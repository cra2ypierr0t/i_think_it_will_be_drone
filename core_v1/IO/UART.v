==> flow/design.v <==
module UART(
    input wire clk,
    input wire tx_begin_flag,
    input wire rx,
    input wire [7:0] tx_data,
    input wire [31:0] access_addr,
    input wire reg_w_en,
    output wire tx,
    output wire[7:0] rx_data,
    output wire tx_busy_flag,
    output reg int_req = 1'b0
);
    reg state = 1'b0;
    always @(negedge clk) begin
        if(state == 1'b0) begin  
            int_req <= 1'b0;
            if(receive_flag == 1'b1) begin
                state <= 1'b1;
            end else begin
                state <= state;
            end
        end else if(state == 1'b1) begin  
            int_req <= 1'b1;
            if(access_addr == 32'h0000_040c && reg_w_en == 1'b1) begin
                state <= 1'b0;
            end else begin
                state <= state;
            end
        end
    end
    tx tx1(clk, 1'b1, tx_begin_flag, tx_data, tx, tx_busy_flag);
    rx rx1(clk, 1'b1, rx, rx_data, receive_flag);
endmodule
module rx(clk, rx_en, rx, data, end_flag);
    input wire clk;
    input wire rx_en;
    input wire rx;
    output reg[7:0] data = 8'b00000000;
    output reg end_flag = 1'b0;
    parameter CLK_FREQ = 50_000_000;
    parameter BAUD_RATE = 115200;
    parameter CLK_COUNT_BIT = CLK_FREQ / BAUD_RATE;
    parameter CLK_BEGIN_TO_RECEIVE = CLK_COUNT_BIT + CLK_COUNT_BIT / 2 - 4;
    reg[1:0] state = 2'b00;
    reg[31:0] clk_count = 32'd0;
    reg[2:0] bit_count = 3'd0;
    reg[3:0] recent = 4'b1111;
    wire update_flag;
    assign update_flag = (state == 2'b01) 
        ? clk_count == CLK_BEGIN_TO_RECEIVE 
        : clk_count == CLK_COUNT_BIT - 32'd1;
    always @(posedge clk) begin
        case(state)
            2'b00: begin
                clk_count <= 32'd0;
                bit_count <= 3'd0;
                end_flag <= 1'b0;
                recent = {recent[2:0], rx};
                state = (recent == 4'b0000) & rx_en ? 2'b01 : state;
            end
            2'b01: begin
                clk_count <= clk_count + 32'd1;
                if(update_flag) begin
                    state = 2'b11;
                    clk_count <= 32'd0;
                    data[2'd0] <= rx;
                    bit_count <= 3'd1;
                end
            end
            2'b11: begin
                clk_count <= clk_count + 32'd1;
                if(update_flag) begin
                    state <= (bit_count == 3'd7) ? 2'b10 : state;
                    data[bit_count] <= rx;
                    bit_count <= bit_count + 3'd1;
               clk_count <= 32'd0;
                end
            end
            2'b10: begin
                clk_count <= clk_count + 32'd1;
                if(update_flag) begin
                    state <= 2'b00;
                    end_flag <= 1'b1;
                end
            end
        endcase
    end
endmodule
module tx(clk, tx_en, begin_flag, data, tx, busy_flag);
    input wire clk;
    input wire tx_en;
    input wire begin_flag;
    input wire[7:0] data;
    output reg tx = 1'b1;
    output wire busy_flag;
    parameter CLK_FREQ = 50_000_000;
    parameter BAUD_RATE = 115200;
    parameter CLK_COUNT_BIT = CLK_FREQ / BAUD_RATE;
    reg[1:0] state = 2'b00;
    reg[31:0] clk_count = 32'd0;
    reg[2:0] bit_count = 3'd0;
    wire update_flag;
    assign update_flag = (clk_count == CLK_COUNT_BIT - 32'd1);
    assign busy_flag = ~(state == 2'b00);
    always @(posedge clk) begin
        case(state)
            2'b00: begin
                tx <= 1'b1;
                clk_count = 32'd0;
                bit_count <= 3'd0;
                state <= begin_flag & tx_en ? 2'b01 : state;
            end
            2'b01: begin
                tx <= 1'b0;
                clk_count <= clk_count + 32'd1;
                if(update_flag) begin
                    state <= 2'b11;
                    clk_count <= 32'd0;
                end
            end
            2'b11: begin
                tx <= data[bit_count];
                clk_count <= clk_count + 32'd1;
                if(update_flag) begin
                    state <= (bit_count == 3'd7) ? 2'b10 : state;
                    bit_count <= bit_count + 3'd1;
                    clk_count <= 32'd0;
                end
            end
            2'b10: begin
                tx <= 1'b1;
                clk_count <= clk_count + 32'd1;
                case({update_flag, begin_flag})
                    2'b11: begin
                        state <= 2'b01;
                        clk_count <= 32'd0;
                        bit_count <= 3'd0;
                    end
                    2'b10: state <= 2'b00;
                    default: state <= state;
                endcase
            end
        endcase
    end
endmodule
# Tool chain data of UART
# Tool output for the design above, in the order of the flow.
# Lines are those of the file above, counted from 1.
# Operators: Yosys type, input widths -> output width; for muxes data width and select width s.
# Cell names lack the library's common part.
# A cell with - has no value.
# inputs
design	UART
clock	clk
lib	sky130hd
lib_corner	tt_025C_1v80

# After elaboration
# Source: Yosys, flattened and elaborated, memories not mapped. Widths are those after wreduce. Registers that Yosys merges into a memory's read port (data or address) are not register bits. Print and check cells do not count.
# bits
output_inout_bits	11
in_bits	44
ff_bits	89
wordCells	108
# classes
n_mux	35
addsub	5
logic	6
shifts	3
n_eq	25
reduce_and_logical	21
# ops
cell	count
$pmux 32 s3	2
$mux 32	3
$add 32x1->32 const B	2
$eq 32x9->1 const B	2
$eq 32x10->1 const B	1
$eq 32x11->1 const B	1
$ne 2x1->1 const B	9
$pmux 3 s3	2
$mux 2	9
$pmux 2 s4	2
$mux 3	5
$eq 2x2->1 const B	6
$reduce_and 3->1	3
$shift 1x4->8	1
$shift 1x4->8 const A	1
$reduce_or 2->1	4
$shiftx 8x3->1	1
$and 8x8->8	1
$or 8x8->8	1
$not 8->8	1
$mux 8	1
$mux 7	1
$add 3x1->3 const B	2
$eq 3x3->1 const B	2
$reduce_bool 3->1	2
$reduce_or 3->1	2
$reduce_and 6->1	1
$mux 1	6
# Not listed: further kinds 15, cells in them 21.

# Longest topological paths
# Longest topological path by Yosys (ltp), each cell counted once; first at word level (registers and memories cut), then after technology mapping (sequential cells cut; the memories' decode and read muxes count).
# depth
depth_word	7
abc_area	0
depth_mapped	8
ltp_nobuf	7

# Synthesis result
# The flow's flattened synthesis, as Yosys stat reports it; memories are mapped. The netlist is that of the ABC_AREA named above (0 if unset); the other value can give another one.
# mapped
area_mm2	0.0042528
mapped_cells	453
buf_cells	15
ff_cells	89
# by_type
type	count	type_area_um2
dfxtp_1	67	1.34E+03
edfxtp_1	22	660.634
xor2_1	48	420.403
nor2_1	84	315.302
nand4_1	30	187.68
nand3_1	30	150.144
ha_1	10	125.12
nor4_1	19	118.864
xnor2_1	13	113.859
nand2_1	27	101.347
and3_1	12	75.072
and4_1	7	61.309
mux4_2	2	45.043
nor4b_1	5	43.792
inv_1	11	41.29
o21ai_0	7	35.034
buf_6	3	33.782
mux2_2	3	33.782
# Other cell types: 26; their cells: 53.
# The figures by module come from a second, unflattened synthesis with its own total; it is not the netlist above.
# hier_totals
cells_unflattened	483
hier_area_mm2	0.0044643
# Each row is one instance without its submodules.
# modules
mod	mod_area_mm2	cells	instances
rx	0.0024336	253	1
tx	0.0018705	213	1
UART	0.0001602	17	1

# Stored flow runs of UART (2 of them; Yosys, OpenROAD, sky130hd). They differ in their settings and are not a sequence. Constraints: input delay and output delay 20% of the set period each, output load 0.01 pF.
# "fin_power_mw" rests on the timing tool's default activity at the inputs, not on a simulated workload.
# A setting shown as -- is not set for that run.
item,run 1,run 2
period_ns,5.78,5.52
CORE_UTILIZATION,19,18
PLACE_DENSITY_LB_ADDON,0.17,0.22
HOLD_SLACK_MARGIN,0.1,--
GPL_TIMING_DRIVEN,1,1
CTS_CLUSTER_SIZE,78,--
CTS_CLUSTER_DIAMETER,317,--
CAP_MARGIN,40,20
CORE_MARGIN,2,2
SLEW_MARGIN,20,20
SETUP_SLACK_MARGIN,--,1.46
CORE_ASPECT_RATIO,--,0.57
CELL_PAD_IN_SITES_GLOBAL_PLACEMENT,--,2
TNS_END_PERCENT,--,5
post_synth_area_mm2,0.0042528,0.0042528
final_die_area_mm2,0.023596,0.0249218
stdcell_area_mm2,0.0054177,0.005474
setup_ws_ns,0.495,0.839
fin_power_mw,1.329,1.340
util_frac,0.247,0.236
