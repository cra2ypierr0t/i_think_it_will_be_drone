==> flow/design.v <==
module esti_core(
        output logic [63:0] posi_out,
        input  logic [15:0] acc_in,
        input  logic    clk,
        input  logic    reset
    );
    typedef struct packed{
        logic [63:0] posi;
        logic [63:0] v;
    } state;
    state t0, t1;
    logic [63:0] acc;
    always_comb begin
        t1.posi = t0.posi + {acc[63], acc[63:1]} + t0.v;  
        t1.v    = t0.v + acc;                             
    end
    always_ff @(posedge clk, posedge reset) begin
        if(reset) begin
            t0.posi     <= 64'h0000000000000000;
            t0.v        <= 64'h0000000000000000;
            acc         <= 64'h0000000000000000;
            posi_out    <= 64'h0000000000000000;
        end else begin
            t0.posi     <= t1.posi;
            t0.v        <= t1.v;
            acc         <= {acc_in[15] ? 48'hffffffffffff : 48'h000000000000, acc_in};  
            posi_out    <= t1.posi;
        end
    end
endmodule
== Reports on esti_core ==
Tool output for the design above, in the order of the flow.
Line numbers count from 1 in the design file above.
Cell names lack the library's common part.
The mark -- stands for no value.
Inputs
  top: esti_core
  clock port: clk
  standard-cell library: sky130hd
  corner: tt_025C_1v80

== Word-level counts ==
Source: Yosys, flattened and elaborated, memories not mapped. Widths are those after wreduce; folded enables and synchronous resets count as part of the registers. Registers that Yosys merges into a memory's read port (data or address) are not register bits. Print and check cells do not count. Equal cells are merged and count once.
Word-level totals
  register bits after elaboration: 256
  RAM bits: 0
  bits in latches: 0
  clocked read ports x word width: 0
  memory cells: 0
  input port bits: 18
  bits in read-only memories: 0
  output and inout bits: 64
  word-level cells: 7
Cells by class
  bitwise gates (word level): 0
  muxes and demuxes: 1
  add/sub/neg operators: 3
  equality and inequality tests: 0
  reduce/logical cells: 0
  magnitude comparators: 0
  shift-type cells: 0
  $mul: 0
  div/mod/pow operators: 0
Operator list (number)
  64-bit adder: 3
  48-bit 2-to-1 mux: 1

== Depth ==
Depth = most cells in a row (Yosys ltp): at word level without a register or memory, in the mapped netlist without a sequential cell, where the memories' decode and read muxes count.
Logic depth
  depth in word-level cells: 2
  ABC_AREA: 0
  depth in mapped cells: 14
  mapped depth without buffers: 14

== After synthesis ==
The flow's flattened synthesis, as Yosys stat reports it; memories are mapped. The netlist is that of the ABC_AREA named above (0 if unset); the other value can give another one.
Synthesis totals
  cells in the netlist: 1393
  flip-flops: 144
  area of sequential cells: 3603.5 µm²
  buffers: 115
  chip area (Yosys): 12832.3 µm²
Cells by type
  dfrtp_1: number 144, area in all 3.6E+03 µm²
  ha_1: number 125, area in all 1564 µm²
  fa_1: number 65, area in all 1.3E+03 µm²
  a21oi_1: number 156, area in all 780.749 µm²
  xnor2_1: number 74, area in all 648.122 µm²
  buf_4: number 64, area in all 480.461 µm²
  nand2_1: number 117, area in all 439.171 µm²
  a21o_1: number 58, area in all 435.418 µm²
  xor2_1: number 44, area in all 385.37 µm²
  o21ai_0: number 70, area in all 350.336 µm²
  nor2_1: number 72, area in all 270.259 µm²
  o21bai_1: number 33, area in all 247.738 µm²
  nand4_1: number 36, area in all 225.216 µm²
  nand3_1: number 35, area in all 175.168 µm²
  clkbuf_1: number 46, area in all 172.666 µm²
  inv_1: number 43, area in all 161.405 µm²
  o21a_1: number 16, area in all 120.115 µm²
  nor3_1: number 22, area in all 110.106 µm²
Not listed: further types 59, cells in them 173.

== Timing after synthesis ==
OpenSTA on the mapped netlist: ideal clock, no wires. The path of least setup slack (recovery checks aside). Input and output delay are each 20% of the period. Register names are those of the netlist, which keeps one name where synthesis merged equal registers.
Timing path after synthesis
  path type: register to register
  start point: register acc[62]
  end point: register (no name shown)
  buffers on the path: 1
  stages: 13
  required time: 12.120 ns
  clock period: 12.2 ns
  time at the first pin: 0.000 ns
  data arrival time: 5.524 ns
  slack: 6.596 ns
  path delay: 5.604 ns
  setup time: 0.080 ns
  synthesis period reached: 5.604 ns
"path delay" = arrival - input delay + setup time.
"stages" counts driving pins, that of a launching flip-flop among them; a cell with two outputs on the path counts twice.
"synthesis period reached" is the clock period less the worst setup slack; recovery checks do not enter. This is arithmetic on one report: input and output delays are still those of the set period (20% each).
Between the ends stands the longest chain of elaborated cells between them, by number of cells; it is not shown to be the way that was timed. Of several equally long chains one is given.
A line is the first line of the expression or statement that the cell stems from. Yosys adds cells for indexed reads and writes and turns some case tables into memories.
On the way, after synthesis
  cell sequence: dfrtp_1 -> fa_1 -> ha_1 -> clkbuf_1 -> a211oi_2 -> o21ai_0 -> o21a_1 -> a221o_1 -> or2_1 -> a311oi_2 -> o211ai_1 -> a211oi_2 -> xnor2_1
  cells in the longest elaborated chain: 2
  elaborated cells on any way between the ends: 2
  RTL lines with such cells: 1
  classes of those cells: add/sub (2)
RTL lines, path after synthesis
  from (decl): RTL line 12  | logic [63:0] acc;
  from (assign): RTL line 21  | acc         <= 64'h0000000000000000;
  from (assign): RTL line 26  | acc         <= {acc_in[15] ? 48'hffffffffffff : 48'h000000000000, acc_in};
  64-bit adder x2: RTL line 14  | t1.posi = t0.posi + {acc[63], acc[63:1]} + t0.v;

Add stored flow runs of esti_core

esti_core: 2 stored runs of the Yosys and OpenROAD flow on sky130hd. The settings differ; the order carries no meaning. The constraints put input and output delay at 20% of the set period each and load the outputs with 0.01 pF.

Entry A
==> flow/run.sh <==
#!/bin/bash
# the make line also repeats the synthesis and layout settings of config.mk as NAME=value (left out here)
make -C /OpenROAD-flow-scripts/flow DESIGN_CONFIG=/design/flow/config.mk WORK_HOME=/design/flow/orfs CLKGATE_MAP_FILE= finish
==> flow/config.mk <==
export PLATFORM = sky130hd
export DESIGN_NAME = esti_core
export DESIGN_NICKNAME = esti_core
export VERILOG_FILES = /design/flow/design.v
export SDC_FILE = /design/flow/constraint.sdc
export NUM_CORES = 4
export LEC_CHECK = 0
export CAP_MARGIN = 30
export CELL_PAD_IN_SITES_DETAIL_PLACEMENT = 1
export CORE_MARGIN = 2
export CORE_UTILIZATION = 55
export CTS_CLUSTER_DIAMETER = 43
export CTS_CLUSTER_SIZE = 94
export GPL_ROUTABILITY_DRIVEN = 1
export GPL_TIMING_DRIVEN = 0
export MAX_ROUTING_LAYER = met5
export MIN_ROUTING_LAYER = met1
export SLEW_MARGIN = 20
export TNS_END_PERCENT = 95
==> flow/constraint.sdc <==
create_clock -name core_clock -period 3.69 [get_ports {clk}]
set_input_delay 0.7380 -clock core_clock [delete_from_list [all_inputs] [get_ports {clk}]]
set_output_delay 0.7380 -clock core_clock [all_outputs]
set_load 0.01 [all_outputs]

==> results of entry A <==
did not finish, routing stopped with ODB-0269

Entry B
==> flow/run.sh <==
#!/bin/bash
# the make line also repeats the synthesis and layout settings of config.mk as NAME=value (left out here)
make -C /OpenROAD-flow-scripts/flow DESIGN_CONFIG=/design/flow/config.mk WORK_HOME=/design/flow/orfs CLKGATE_MAP_FILE= finish
==> flow/config.mk <==
export PLATFORM = sky130hd
export DESIGN_NAME = esti_core
export DESIGN_NICKNAME = esti_core
export VERILOG_FILES = /design/flow/design.v
export SDC_FILE = /design/flow/constraint.sdc
export NUM_CORES = 4
export LEC_CHECK = 0
export CAP_MARGIN = 5
export CELL_PAD_IN_SITES_GLOBAL_PLACEMENT = 3
export CORE_ASPECT_RATIO = 1.93
export CORE_MARGIN = 2
export CORE_UTILIZATION = 65
export MAX_ROUTING_LAYER = met4
export MIN_ROUTING_LAYER = met1
export PLACE_DENSITY_LB_ADDON = 0.07
export SETUP_SLACK_MARGIN = 0.99
export SLEW_MARGIN = 20
==> flow/constraint.sdc <==
create_clock -name core_clock -period 5.28 [get_ports {clk}]
set_input_delay 1.0560 -clock core_clock [delete_from_list [all_inputs] [get_ports {clk}]]
set_output_delay 1.0560 -clock core_clock [all_outputs]
set_load 0.01 [all_outputs]

==> results of entry B <==
did not finish, placement stopped with FLW-0024
